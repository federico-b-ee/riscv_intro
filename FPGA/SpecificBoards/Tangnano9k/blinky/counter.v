==> flow/design.v <==
module counter
(
    input clk,
    output [5:0] led
);
localparam WAIT_TIME = 13500000;
reg [5:0] ledCounter = 0;
reg [23:0] clockCounter = 0;
always @(posedge clk) begin
    clockCounter <= clockCounter + 1;
    if (clockCounter == WAIT_TIME) begin
        clockCounter <= 0;
        ledCounter <= ledCounter + 1;
    end
end
assign led = ledCounter;
endmodule
# Tool chain data of counter
# Tool output for the design above, in the order of the flow.
# Lines are those of the file above, counted from 1.
# Operators carry their Yosys type and port widths (W data, S select, Z words).
# Cell names lack the library's common part.
# Not given: n/a
# inputs
design	counter
clock	clk
cell_library	sky130hd
pvt_corner	tt_025C_1v80

# Elaborated design
# Yosys after proc, flatten, opt, wreduce and memory -nomap, before mapping. Enables and synchronous resets that opt folds into registers are not counted as muxes. Memory bits, and registers merged into a memory's read port (data or address), are not among the register bits. Print and check cells are not counted. Equal cells are merged and count once.
# classes
addsub	2
n_eq	1
# op_table
operator	count
$add A24 B1 Y24 const B	1
$eq A24 B24 Y1 const B	1
$add A6 B1 Y6 const B	1
# word_totals
regBits	30
in_bits	1
out_inout_bits	6
elab_cells	5

# Depth
# Depth = most cells in a row (Yosys ltp): at word level without a register or memory, in the mapped netlist without a sequential cell, where the memories' decode and read muxes count.
# logic_depth
word_depth	1
ABC_AREA	0
mapped_depth	6
ltp_nobuf	6

# Mapped cells and area
# Source: synth_stat.txt of the flow (Yosys; design flattened, memories mapped). It holds for the ABC_AREA given above (unset counts as 0); a run with the other value may have another netlist.
# types
type	count	area_total_um2
dfxtp_1	24	480.461
edfxtp_1	6	180.173
xor2_1	12	105.101
xnor2_1	10	87.584
nor2_1	17	63.811
nand3_1	11	55.053
nand4_1	8	50.048
ha_1	3	37.536
nand2_1	8	30.029
nand3b_1	3	22.522
nor4_4	1	21.27
o21ai_0	4	20.019
and3_1	3	18.768
inv_1	4	15.014
or4_1	2	15.014
nor4_1	2	12.512
buf_6	1	11.261
or4_4	1	11.261
# Other cell types: 7; their cells: 7.
# synth_totals
cell_count	127
synth_area_um2	1296.2
sequential_area_um2	660.6
ff_cells	30
buffers	1

# Worst setup path after synthesis
# Source: OpenSTA report_checks on the synthesized netlist (no wires, ideal clock, input and output delay 20% of the period each), path of least setup slack; recovery checks are left aside. Register names are those of the netlist, which keeps one name where synthesis merged equal registers.
# synth_path
kind	flip-flop to flip-flop
from	reg clockCounter[17]
to	reg ledCounter[0]
period_ps	2190
setup_time_ps	300
t_first_pin_ps	0
arrival_ps	1848
required_ps	1890
path_slack_ps	42
path_delay_ps	2148
stages	5
n_path_buf	1
synth_period_reached_ps	2148
# "path_delay_ps" = arrival - input delay + setup time.
# "stages" counts driving pins, that of a launching flip-flop among them; a cell with two outputs on the path counts twice.
# "synth_period_reached_ps" = period - worst setup slack (recovery checks aside). The figure is calculated, with input and output delays left at 20% of the set period.
# The rows between start and end are the longest chain of elaborated cells between them; the timing report does not say that the signal goes this way. Where chains are equally long, one stands for them.
# A line is the first line of the expression or statement that the cell stems from. Yosys adds cells for indexed reads and writes and turns some case tables into memories.
# synth_between
path_cell_list	dfxtp_1 or4_1 or4_4 nor4_4 buf_6
elab_chain_len	1
cone_cells	1
lines_between	1
classes_between	eq/ne (1)
# synth_rtl
item	line_no	rtl
start, declared	8	reg [23:0] clockCounter = 0;
start, assigned	10	clockCounter <= clockCounter + 1;
start, assigned	12	clockCounter <= 0;
$eq A24 B24 Y1	11	if (clockCounter == WAIT_TIME) begin
end, assigned	13	ledCounter <= ledCounter + 1;
end, declared	7	reg [5:0] ledCounter = 0;

# Path in the finished layout
# From the final timing report of run A: the path of least setup slack in the routed layout; clock arrival at registers is part of the times.
# The path's times are printed in steps of 10 ps; the period is the one set.
# layout_path
kind	flip-flop to flip-flop
from	reg clockCounter[20]
to	reg clockCounter[1]
period_ps	1470
setup_time_ps	100
t_first_pin_ps	330
arrival_ps	2200
required_ps	1710
path_slack_ps	-500
stages	6
n_path_buf	1
# The rows between start and end are the longest chain of elaborated cells between them; the timing report does not say that the signal goes this way. Where chains are equally long, one stands for them.
# layout_between
path_cell_list	dfxtp_2 or4_4 or4_4 nor4_4 buf_4 and2b_2
elab_chain_len	1
cone_cells	1
lines_between	1
classes_between	eq/ne (1)
# layout_rtl
item	line_no	rtl
start, declared	8	reg [23:0] clockCounter = 0;
start, assigned	10	clockCounter <= clockCounter + 1;
start, assigned	12	clockCounter <= 0;
$eq A24 B24 Y1	11	if (clockCounter == WAIT_TIME) begin
end, assigned	10
end, assigned	12
end, declared	8

# Top module counter; platform sky130hd; tools Yosys and OpenROAD; 2 stored runs in no particular order. Input and output delays are each 20% of the period that was set; the output load is 0.01 pF.
# "critical_path_time_ps": the worst setup path's part of the clock period (all of it between registers, 20% less for each end at a port) less its slack. A launch clock that arrives late makes it longer, a capture clock that arrives late makes it shorter.
# "power_mw" rests on the timing tool's default activity at the inputs, not on a simulated workload.
# "critical_path_time_ps" is given in steps of 10 ps.
# Settings: - = not set for that run.
# Results: - = not shown.
run	period_ns	CAP_MARGIN	CORE_MARGIN	CORE_UTILIZATION	SLEW_MARGIN	SETUP_SLACK_MARGIN	PLACE_DENSITY_LB_ADDON	CELL_PAD_IN_SITES_GLOBAL_PLACEMENT	CELL_PAD_IN_SITES_DETAIL_PLACEMENT	TNS_END_PERCENT	GPL_ROUTABILITY_DRIVEN	MIN_ROUTING_LAYER	MAX_ROUTING_LAYER	setup_tns_ps	total_die_area_um2	power_mw	ys_area_um2	worstSetupSlack_ps	critical_path_time_ps	worstPathKind	fin_hold_ws_ps	final_stdcell_area_um2	final_util_pct
run A	1.47	20	2	40	20	-	-	-	-	-	-	-	-	-10635	3711.9	1.479	1296.2	-498	1970	flip-flop to flip-flop	488	1974.4	64.1
run B	2.8	35	2	63	20	0.39	0.15	3	1	50	1	met2	met4	-	-	-	-	-	-	-	-	-	-
# Run B: no results, placement failed with FLW-0024
