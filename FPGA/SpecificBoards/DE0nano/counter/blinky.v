==> flow/design.v <==
module blink_led (
	input clk,
	output [8-1:0] led
);
reg [21:0] ctr_q;
wire [21:0] ctr_d;
always @(posedge clk)
	ctr_q <= ctr_d;
assign ctr_d = ctr_q + 1'b1;
assign led = ctr_q[21:21-(8 - 1)];
endmodule
-- Tool chain data of blink_led
Tool output for the design above, in the order of the flow.
Line numbers count from 1 in the design file above.
Operators: Yosys type, input widths -> output width; for muxes data width and select width s.
Library cell names are shortened.
A cell with -- has no value.
- top: blink_led
- clock input: clk
- standard-cell library: sky130hd
- corner: tt_025C_1v80

-- Elaborated design
Counts by Yosys on the flattened word-level netlist (proc, flatten, opt, wreduce; memories kept). Register bits leave out memories and registers merged into their read ports (data or address); mux counts leave out enables and synchronous resets folded into registers. Print and check cells are left out. Cells with the same type and inputs are merged into one.
- $add $sub $neg at 1
- noted $mul: 0
- div/mod/pow operators: 0
- order comparisons: 0
- noted equal/unequal tests: 0
- noted shift-type cells: 0
- multiplexer cells at 0
- noted bitwise logic cells: 0
- reductions and logical operators at 0
- operators by type and width (kind ; count):
    $add 22x1->22 const B ; 1
- flip-flop bits (word level) at 22
- noted bits in latches: 0
- memory bits (writable) at 0
- memory bits (read-only): 0
- noted clocked read ports x word width: 0
- noted memories kept: 0
- input port bits at 1
- output and inout port bits: 8
- cells after elaboration at 2

-- Depth
Depth = most cells in a row (Yosys ltp): at word level without a register or memory, in the mapped netlist without a sequential cell, where the memories' decode and read muxes count.
- depth in word-level cells: 1
- noted ABC_AREA: 0
- gate-level depth with buffers: 5
- noted gate-level depth less buffers: 5

-- Synthesis result
Source: synth_stat.txt of the flow (Yosys; design flattened, memories mapped). It holds for the ABC_AREA given above (unset counts as 0); a run with the other value may have another netlist.
- cell count at 85
- noted chip area (Yosys): 0.0009121 mm2
- sequential part of the area at 0.0004404 mm2
- noted mapped flip-flops: 22
- buffers at 8
- cells by type (cell ; count ; total area (um2)):
    dfxtp_1 ; 22 ; 440.422
    xnor2_1 ; 10 ; 87.584
    xor2_1 ; 10 ; 87.584
    buf_4 ; 8 ; 60.058
    nand3_1 ; 7 ; 35.034
    nand2_1 ; 7 ; 26.275
    and3_1 ; 4 ; 25.024
    nand4_4 ; 1 ; 21.27
    nor4_4 ; 1 ; 21.27
    nand4_1 ; 3 ; 18.768
    nand3_4 ; 1 ; 17.517
    nor2_1 ; 4 ; 15.014
    ha_1 ; 1 ; 12.512
    nor4_2 ; 1 ; 12.512
    nor3_2 ; 1 ; 10.01
    nor4_1 ; 1 ; 6.256
    or2_1 ; 1 ; 6.256
    nor3_1 ; 1 ; 5.005
    inv_1 ; 1 ; 3.754

-- Path before layout
OpenSTA on the mapped netlist: ideal clock, no wires. The path of least setup slack (recovery checks aside). Input and output delay are each 20% of the period. Register names are those of the netlist, which keeps one name where synthesis merged equal registers.
- kind: register -> register
- from: reg ctr_q[0]
- to: reg ctr_q[16]
- period at 2.19 ns
- noted setup time: 0.119 ns
- noted data arrival time: 1.209 ns
- path slack at 0.862 ns
- path delay: 1.328 ns
- stages at 6
- synthesis period reached at 1.328 ns
"path delay" = arrival - input delay + setup time.
"stages" counts driving pins, that of a launching flip-flop among them; a cell with two outputs on the path counts twice.
"synthesis period reached" = period - worst setup slack (recovery checks aside). The figure is calculated, with input and output delays left at 20% of the set period.
The rows between start and end are the longest chain of elaborated cells between them; the timing report does not say that the signal goes this way. Where chains are equally long, one stands for them.
Each line given opens the expression or statement behind the cell; cells for indexed reads and writes are added by Yosys, which also makes memories of some case tables.
- path through: dfxtp_1 ha_1 nand3_1 nor4_2 nand2_1 xnor2_1
- length of the longest elaborated chain at 1
- noted elaborated cells on any way between the ends: 1
- RTL lines with such cells at 1
- classes of those cells: add/sub (1)
- ends and longest elaborated chain, post-synthesis (item ; RTL line ; RTL):
    start, declared ; 5 ; reg [21:0] ctr_q;
    start, assigned ; 8 ; ctr_q <= ctr_d;
    $add 22x1->22 ; 9 ; assign ctr_d = ctr_q + 1'b1;
    end, assigned ; 8 ;
    end, declared ; 5 ;

-- Timing after layout
From the final timing report of run 1: the path of least setup slack in the routed layout; clock arrival at registers is part of the times.
- kind: register -> output
- from: reg ctr_q[18]
- to: out led[4]
- period at 1.55 ns
- output delay: 0.31 ns
- noted data arrival time: 1.19 ns
- path slack at 0.05 ns
- stages at 2
- path through: dfxtp_2 clkdlybuf4s50_1
- length of the longest elaborated chain at 0
- noted elaborated cells on any way between the ends: 0
- RTL lines with such cells at 0
- ends and longest elaborated chain, post-layout (item ; RTL line ; RTL):
    start, declared ; 5 ; reg [21:0] ctr_q;
    start, assigned ; 8 ; ctr_q <= ctr_d;
    end, declared ; 3 ; output [8-1:0] led

==> runs of blink_led <==
Design blink_led on sky130hd. What follows are 2 stored runs of the flow, each under its own settings; their order means nothing. The constraints put input and output delay at 20% of the set period each and load the outputs with 0.01 pF.
"time used up by the worst setup path" = time allowed to the worst setup path (clock period - input delay - output delay, where it has them) - its slack; a late launch clock adds to it, a late capture clock takes from it.

Run 1

==> flow/run.sh <==
#!/bin/bash
# the make line also repeats the synthesis and layout settings of config.mk as NAME=value (left out here)
make -C /OpenROAD-flow-scripts/flow DESIGN_CONFIG=/design/flow/config.mk WORK_HOME=/design/flow/orfs CLKGATE_MAP_FILE= finish
==> flow/config.mk <==
export PLATFORM = sky130hd
export DESIGN_NAME = blink_led
export DESIGN_NICKNAME = blink_led
export VERILOG_FILES = /design/flow/design.v
export SDC_FILE = /design/flow/constraint.sdc
export NUM_CORES = 4
export LEC_CHECK = 0
export CAP_MARGIN = 20
export CORE_MARGIN = 2
export CORE_UTILIZATION = 66
export CTS_CLUSTER_DIAMETER = 98
export CTS_CLUSTER_SIZE = 55
export GPL_ROUTABILITY_DRIVEN = 1
export MAX_ROUTING_LAYER = met4
export SLEW_MARGIN = 20
==> flow/constraint.sdc <==
create_clock -name core_clock -period 1.55 [get_ports {clk}]
set_input_delay 0.3100 -clock core_clock [delete_from_list [all_inputs] [get_ports {clk}]]
set_output_delay 0.3100 -clock core_clock [all_outputs]
set_load 0.01 [all_outputs]

Measured in run 1:
- Yosys chip area after synthesis at 0.0009121 mm2
- die size: 0.0016954 mm2
- standard-cell area of the final layout at 0.0010322 mm2
- worst setup slack after layout: 0.048 ns
- noted the total negative slack on setup checks: 0.000 ns
- noted the post-route worst hold slack: 0.453 ns
- time used up by the worst setup path at 1.19 ns
- class of the worst setup path: register -> output

Run 2

==> flow/run.sh <==
#!/bin/bash
# the make line also repeats the synthesis and layout settings of config.mk as NAME=value (left out here)
make -C /OpenROAD-flow-scripts/flow DESIGN_CONFIG=/design/flow/config.mk WORK_HOME=/design/flow/orfs CLKGATE_MAP_FILE= finish
==> flow/config.mk <==
export PLATFORM = sky130hd
export DESIGN_NAME = blink_led
export DESIGN_NICKNAME = blink_led
export VERILOG_FILES = /design/flow/design.v
export SDC_FILE = /design/flow/constraint.sdc
export NUM_CORES = 4
export LEC_CHECK = 0
export CAP_MARGIN = 25
export CORE_ASPECT_RATIO = 1.12
export CORE_MARGIN = 3
export CORE_UTILIZATION = 57
export CTS_CLUSTER_DIAMETER = 203
export GPL_ROUTABILITY_DRIVEN = 1
export MIN_ROUTING_LAYER = met1
export PLACE_DENSITY_LB_ADDON = 0.29
export SLEW_MARGIN = 20
export TNS_END_PERCENT = 75
==> flow/constraint.sdc <==
create_clock -name core_clock -period 1.41 [get_ports {clk}]
set_input_delay 0.2820 -clock core_clock [delete_from_list [all_inputs] [get_ports {clk}]]
set_output_delay 0.2820 -clock core_clock [all_outputs]
set_load 0.01 [all_outputs]

Measured in run 2:
- Yosys chip area after synthesis at 0.0009121 mm2
- die size: 0.0021171 mm2
- standard-cell area of the final layout at 0.0010685 mm2
- worst setup slack after layout: 0.069 ns
- noted the total negative slack on setup checks: 0.000 ns
- noted the post-route worst hold slack: 0.432 ns
- time used up by the worst setup path at 1.34 ns
- class of the worst setup path: register -> register
